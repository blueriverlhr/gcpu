==> flow/design.v <==
module gf_pht #(
    ADDR_LEN = 64
) (
    input wire clk,
    input wire [ADDR_LEN-1:0] i_req_inst_addr,
    input wire i_sig_req,
    input wire [ADDR_LEN-1:0] i_cur_inst_addr,
    input wire i_sig_cur_b_taken,
    input wire i_sig_cur_is_b,
    output wire o_sig_b_taken
);
    reg [1:0] PHT [10'b1111111111:10'b0000000000];
    wire [9:0] req_addr_hash;
    assign req_addr_hash = i_req_inst_addr[11:2];
    wire [9:0] cur_addr_hash;
    assign cur_addr_hash = i_cur_inst_addr[11:2];
    wire req_eq_cur;
    assign req_eq_cur = req_addr_hash == cur_addr_hash;
    wire [1:0] pred_status;
    assign pred_status = PHT[req_addr_hash];
    wire pred_stat_11, pred_stat_10, pred_stat_01, pred_stat_00;
    assign pred_stat_11 = pred_status == 2'b11;
    assign pred_stat_10 = pred_status == 2'b10;
    assign pred_stat_01 = pred_status == 2'b01;
    assign pred_stat_00 = pred_status == 2'b00;
    assign o_sig_b_taken = pred_stat_11 | pred_stat_10
                            | (pred_stat_01 & req_eq_cur & i_sig_cur_b_taken);
    wire [1:0] cur_status;
    assign cur_status = PHT[cur_addr_hash];
    wire cur_stat_11, cur_stat_10, cur_stat_01, cur_stat_00;
    assign cur_stat_11 = cur_status == 2'b11;
    assign cur_stat_10 = cur_status == 2'b10;
    assign cur_stat_01 = cur_status == 2'b01;
    assign cur_stat_00 = cur_status == 2'b00;
    wire [1:0] nxt_pos_status;
    assign nxt_pos_status = cur_stat_11 | cur_stat_10 ? 2'b11 :
                                          cur_stat_01 ? 2'b10 : 2'b01 ;
    wire [1:0] nxt_neg_status;
    assign nxt_neg_status = cur_stat_01 | cur_stat_00 ? 2'b00 :
                                          cur_stat_10 ? 2'b01 : 2'b10 ;
    always @(posedge clk) begin
        if (i_sig_cur_is_b) begin
            PHT[cur_addr_hash] <= i_sig_cur_b_taken ? nxt_pos_status
                                                    : nxt_neg_status;
        end
    end
endmodule
# Step by step through the tools: gf_pht

What the tools print for gf_pht, step after step.
Line numbers count from 1 in the design file above.
The mark n/a stands for no value.

Design top: gf_pht
Clock input: clk
Standard-cell library: sky130hd
Library corner: tt_025C_1v80

# After elaboration

Yosys after proc, flatten, opt, wreduce and memory -nomap, before mapping. Enables and synchronous resets that opt folds into registers are not counted as muxes. Memory bits, and registers merged into a memory's read port (data or address), are not among the register bits. Print and check cells are not counted. Equal cells are merged and count once.
Yosys's memory passes give these memory sizes; they may raise the number of words (mostly to a power of two), join words into wider ones and drop unused or constant bits.

Memory cells: 1
Register bits after elaboration: 0
RAM bits: 2048
Output and inout bits: 1
Word-level cells: 23

Bitwise gates (word level): 6
Multiplexer cells: 8
Equal/unequal tests: 7
Reductions and logical operators: 1

Memories:

| name | words | width | read ports | write ports | line | text |
| PHT  | 1024  | 2     | 2          | 1           | 12   | `reg [1:0] PHT [10'b1111111111:10'b0000000000];` |

Operators by type and width:

| kind                                                 | count |
| 2-to-1 mux 2 bit                                     | 6 |
| equality test 10 bit                                 | 1 |
| 2-to-1 mux 10 bit                                    | 1 |
| equality test 2 bit (second input constant)          | 4 |
| bitwise OR 1 bit                                     | 4 |
| equality test 2 x 1 -> 1 bit (second input constant) | 2 |
| AND 1 bit                                            | 2 |
| logical NOT 2 bit                                    | 1 |
| 2-to-1 mux 1 bit                                     | 1 |

# Logic depth

Depth = most cells in a row (Yosys ltp): at word level without a register or memory, in the mapped netlist without a sequential cell, where the memories' decode and read muxes count.

Word-level depth: 5
ABC_AREA: 0
Depth in mapped cells: 15
Depth with buffers taken out: 9

# Mapped cells and area

The flow's flattened synthesis, as Yosys stat reports it; memories are mapped. The netlist is that of the ABC_AREA named above (0 if unset); the other value can give another one.

Flip-flops: 2048
Cell area after synthesis: 100537.7 sq um
Sequential part of the area: 61499.0 sq um
Mapped cells: 6804

Cells by type:

| cell                      | count |
| sky130_fd_sc_hd__edfxtp_1 | 2048 |
| sky130_fd_sc_hd__mux4_2   | 565 |
| sky130_fd_sc_hd__mux2i_1  | 975 |
| sky130_fd_sc_hd__nor2_1   | 1147 |
| sky130_fd_sc_hd__o22ai_1  | 403 |
| sky130_fd_sc_hd__clkbuf_1 | 282 |
| sky130_fd_sc_hd__nand2_1  | 258 |
| sky130_fd_sc_hd__buf_2    | 164 |
| sky130_fd_sc_hd__buf_4    | 91 |
| sky130_fd_sc_hd__buf_6    | 54 |
| sky130_fd_sc_hd__nor4_1   | 79 |
| sky130_fd_sc_hd__o221ai_1 | 49 |
| sky130_fd_sc_hd__mux2_2   | 35 |
| sky130_fd_sc_hd__a22oi_1  | 47 |
| sky130_fd_sc_hd__o21ai_0  | 68 |
| sky130_fd_sc_hd__a21oi_1  | 61 |
| sky130_fd_sc_hd__nand3_1  | 53 |
| sky130_fd_sc_hd__nor3_1   | 49 |

Other cell types: 61; their cells: 376.

# Path before layout

Path of least setup slack by OpenSTA after synthesis, without wires, with an ideal clock, recovery checks aside; 20% of the period is set as input and as output delay. Where synthesis merged equal registers, the netlist keeps one of their names.

Path kind: input port to flip-flop
Start: input port i_cur_inst_addr[2]
End: memory PHT[0][0]
Delay of the path: 18.109 ns
Stages on the path: 13
Data arrival time: 19.539 ns
Data required time: 18.790 ns
Path slack: -0.749 ns
Setup time: 2.910 ns
Period: 21.7 ns
Input delay: 4.340 ns
Launch time at the first pin: 4.340 ns
Synthesis period reached: 22.449 ns

"delay of the path" = arrival - input delay + setup time.
"stages on the path" counts driving pins, that of a launching flip-flop among them; a cell with two outputs on the path counts twice.
"synthesis period reached" = period - worst setup slack (recovery checks aside). The figure is calculated, with input and output delays left at 20% of the set period.
The rows between start and end are the longest chain of elaborated cells between them; the timing report does not say that the signal goes this way. Where chains are equally long, one stands for them.
A line is the first line of the expression or statement that the cell stems from. Yosys adds cells for indexed reads and writes and turns some case tables into memories.
The chain passes a memory read, where the word-level depth is cut; so it can be longer than that depth.
Ways into the end's enable are left out, as the timed path ends at the data pin.

Cells stage by stage: sky130_fd_sc_hd__buf_6 -> sky130_fd_sc_hd__buf_6 -> sky130_fd_sc_hd__buf_6 -> sky130_fd_sc_hd__buf_6 -> sky130_fd_sc_hd__mux2i_1 -> sky130_fd_sc_hd__o22ai_1 -> sky130_fd_sc_hd__nor4_1 -> sky130_fd_sc_hd__a31oi_1 -> sky130_fd_sc_hd__nor4_1 -> sky130_fd_sc_hd__nand4_1 -> sky130_fd_sc_hd__nor4_2 -> sky130_fd_sc_hd__and4b_1 -> sky130_fd_sc_hd__maj3_1
Length of the longest elaborated chain: 6
Elaborated cells on any way between the ends: 13

Ends and longest elaborated chain, post-synthesis:

| element                    | line | text |
| start, declared            | 7    | `input wire [ADDR_LEN-1:0] i_cur_inst_addr,` |
| memory read (1024 x 2 bit) | 12   | `reg [1:0] PHT [10'b1111111111:10'b0000000000];` |
| equality test 2 bit        | 32   | `assign cur_stat_10 = cur_status == 2'b10;` |
| 2-to-1 mux 2 bit           | 40   | `cur_stat_10 ? 2'b01 : 2'b10 ;` |
| 2-to-1 mux 2 bit           | 39   | `assign nxt_neg_status = cur_stat_01 \| cur_stat_00 ? 2'b00 :` |
| 2-to-1 mux 2 bit           | 43   | `PHT[cur_addr_hash] <= i_sig_cur_b_taken ? nxt_pos_status` |
| 2-to-1 mux 2 bit           | 42   | `if (i_sig_cur_is_b) begin` |
| end, declared              | 12   |  |

# Path in the finished layout

From the final timing report of flow run 1: the path of least setup slack in the routed layout; clock arrival at registers is part of the times.

Path kind: input port to output port
Start: input port i_req_inst_addr[2]
End: output port o_sig_b_taken
External output delay: 6.58 ns
Data arrival time: 13.79 ns
Period: 32.9 ns
Launch time at the first pin: 6.58 ns
Path slack: 12.53 ns
Stages on the path: 15
Data required time: 26.32 ns
Input delay: 6.58 ns

The rows between start and end are the longest chain of elaborated cells between them; the timing report does not say that the signal goes this way. Where chains are equally long, one stands for them.
The chain passes a memory read, where the word-level depth is cut; so it can be longer than that depth.

Cells stage by stage: sky130_fd_sc_hd__buf_8 -> sky130_fd_sc_hd__buf_4 -> sky130_fd_sc_hd__buf_12 -> sky130_fd_sc_hd__buf_6 -> sky130_fd_sc_hd__buf_4 -> sky130_fd_sc_hd__mux4_2 -> sky130_fd_sc_hd__mux2i_1 -> sky130_fd_sc_hd__o22ai_1 -> sky130_fd_sc_hd__a2111o_1 -> sky130_fd_sc_hd__nor3_1 -> sky130_fd_sc_hd__a311oi_1 -> sky130_fd_sc_hd__o32ai_1 -> sky130_fd_sc_hd__o311ai_0 -> sky130_fd_sc_hd__a32o_1 -> sky130_fd_sc_hd__clkdlybuf4s50_1
Length of the longest elaborated chain: 5
Elaborated cells on any way between the ends: 9

Ends and longest elaborated chain, post-layout:

| element                      | line | text |
| start, declared              | 5    | `input wire [ADDR_LEN-1:0] i_req_inst_addr,` |
| memory read (1024 x 2 bit)   | 12   | `reg [1:0] PHT [10'b1111111111:10'b0000000000];` |
| equality test 2 x 1 -> 1 bit | 24   | `assign pred_stat_01 = pred_status == 2'b01;` |
| AND 1 bit (2 in a row)       | 27   | `\| (pred_stat_01 & req_eq_cur & i_sig_cur_b_taken);` |
| bitwise OR 1 bit             | 26   | `assign o_sig_b_taken = pred_stat_11 \| pred_stat_10` |
| end, declared                | 10   | `output wire o_sig_b_taken` |

Ticket comment

Measured data: module gf_pht, platform sky130hd, 2 stored runs of the flow under differing settings, order arbitrary. Input and output delays are each 20% of the period that was set; the output load is 0.01 pF.
"achieved period" = clock period - worst setup slack. The figure is calculated, with input and output delays left at 20% of the set period.
By "time of the worst setup path" is meant the share of the clock period that the worst setup path is allowed (20% is reserved at inputs, 20% at outputs), minus its slack. Clock arrival times at its registers enter into it.
By "total design power" is meant OpenSTA's value without simulated activity: inputs other than the clock are taken to toggle once in ten clock periods, and the tool carries that through the logic.
Settings: - = not set for that run.

| name                                                      | flow run 1                | flow run 2                |
| period_ns                                                 | 32.9                      | 39.6                      |
| CORE_UTILIZATION                                          | 15                        | 15                        |
| SETUP_SLACK_MARGIN                                        | 5.0                       | -                         |
| HOLD_SLACK_MARGIN                                         | -0.01                     | -                         |
| CELL_PAD_IN_SITES_GLOBAL_PLACEMENT                        | 0                         | -                         |
| CELL_PAD_IN_SITES_DETAIL_PLACEMENT                        | 1                         | -                         |
| TNS_END_PERCENT                                           | 95                        | -                         |
| GPL_TIMING_DRIVEN                                         | 1                         | 1                         |
| GPL_ROUTABILITY_DRIVEN                                    | 1                         | -                         |
| CTS_CLUSTER_SIZE                                          | 85                        | 65                        |
| SLEW_MARGIN                                               | 40                        | 20                        |
| MAX_ROUTING_LAYER                                         | met5                      | met4                      |
| CAP_MARGIN                                                | 20                        | 20                        |
| CORE_MARGIN                                               | 2                         | 2                         |
| PLACE_DENSITY_LB_ADDON                                    | -                         | 0.04                      |
| CORE_ASPECT_RATIO                                         | -                         | 0.72                      |
| ABC_AREA                                                  | -                         | 1                         |
| chip area in the Yosys report (sq um)                     | 100537.7                  | 104453.9                  |
| die size (sq um)                                          | 676819.0                  | 703140.0                  |
| area of the standard cells in the finished layout (sq um) | 118754.0                  | 123823.0                  |
| utilization (%)                                           | 17.8                      | 17.8                      |
| worst setup slack after layout (ns)                       | 12.531                    | 16.936                    |
| sum of negative setup slack (ns)                          | 0.000                     | 0.000                     |
| worst-case hold slack (ns)                                | 1.726                     | 1.943                     |
| total design power (uW)                                   | 6216                      | 5684                      |
| achieved period (ns)                                      | 20.369                    | 22.664                    |
| time of the worst setup path (ns)                         | 7.21                      | 6.82                      |
| type of the worst setup path                              | input port to output port | input port to output port |
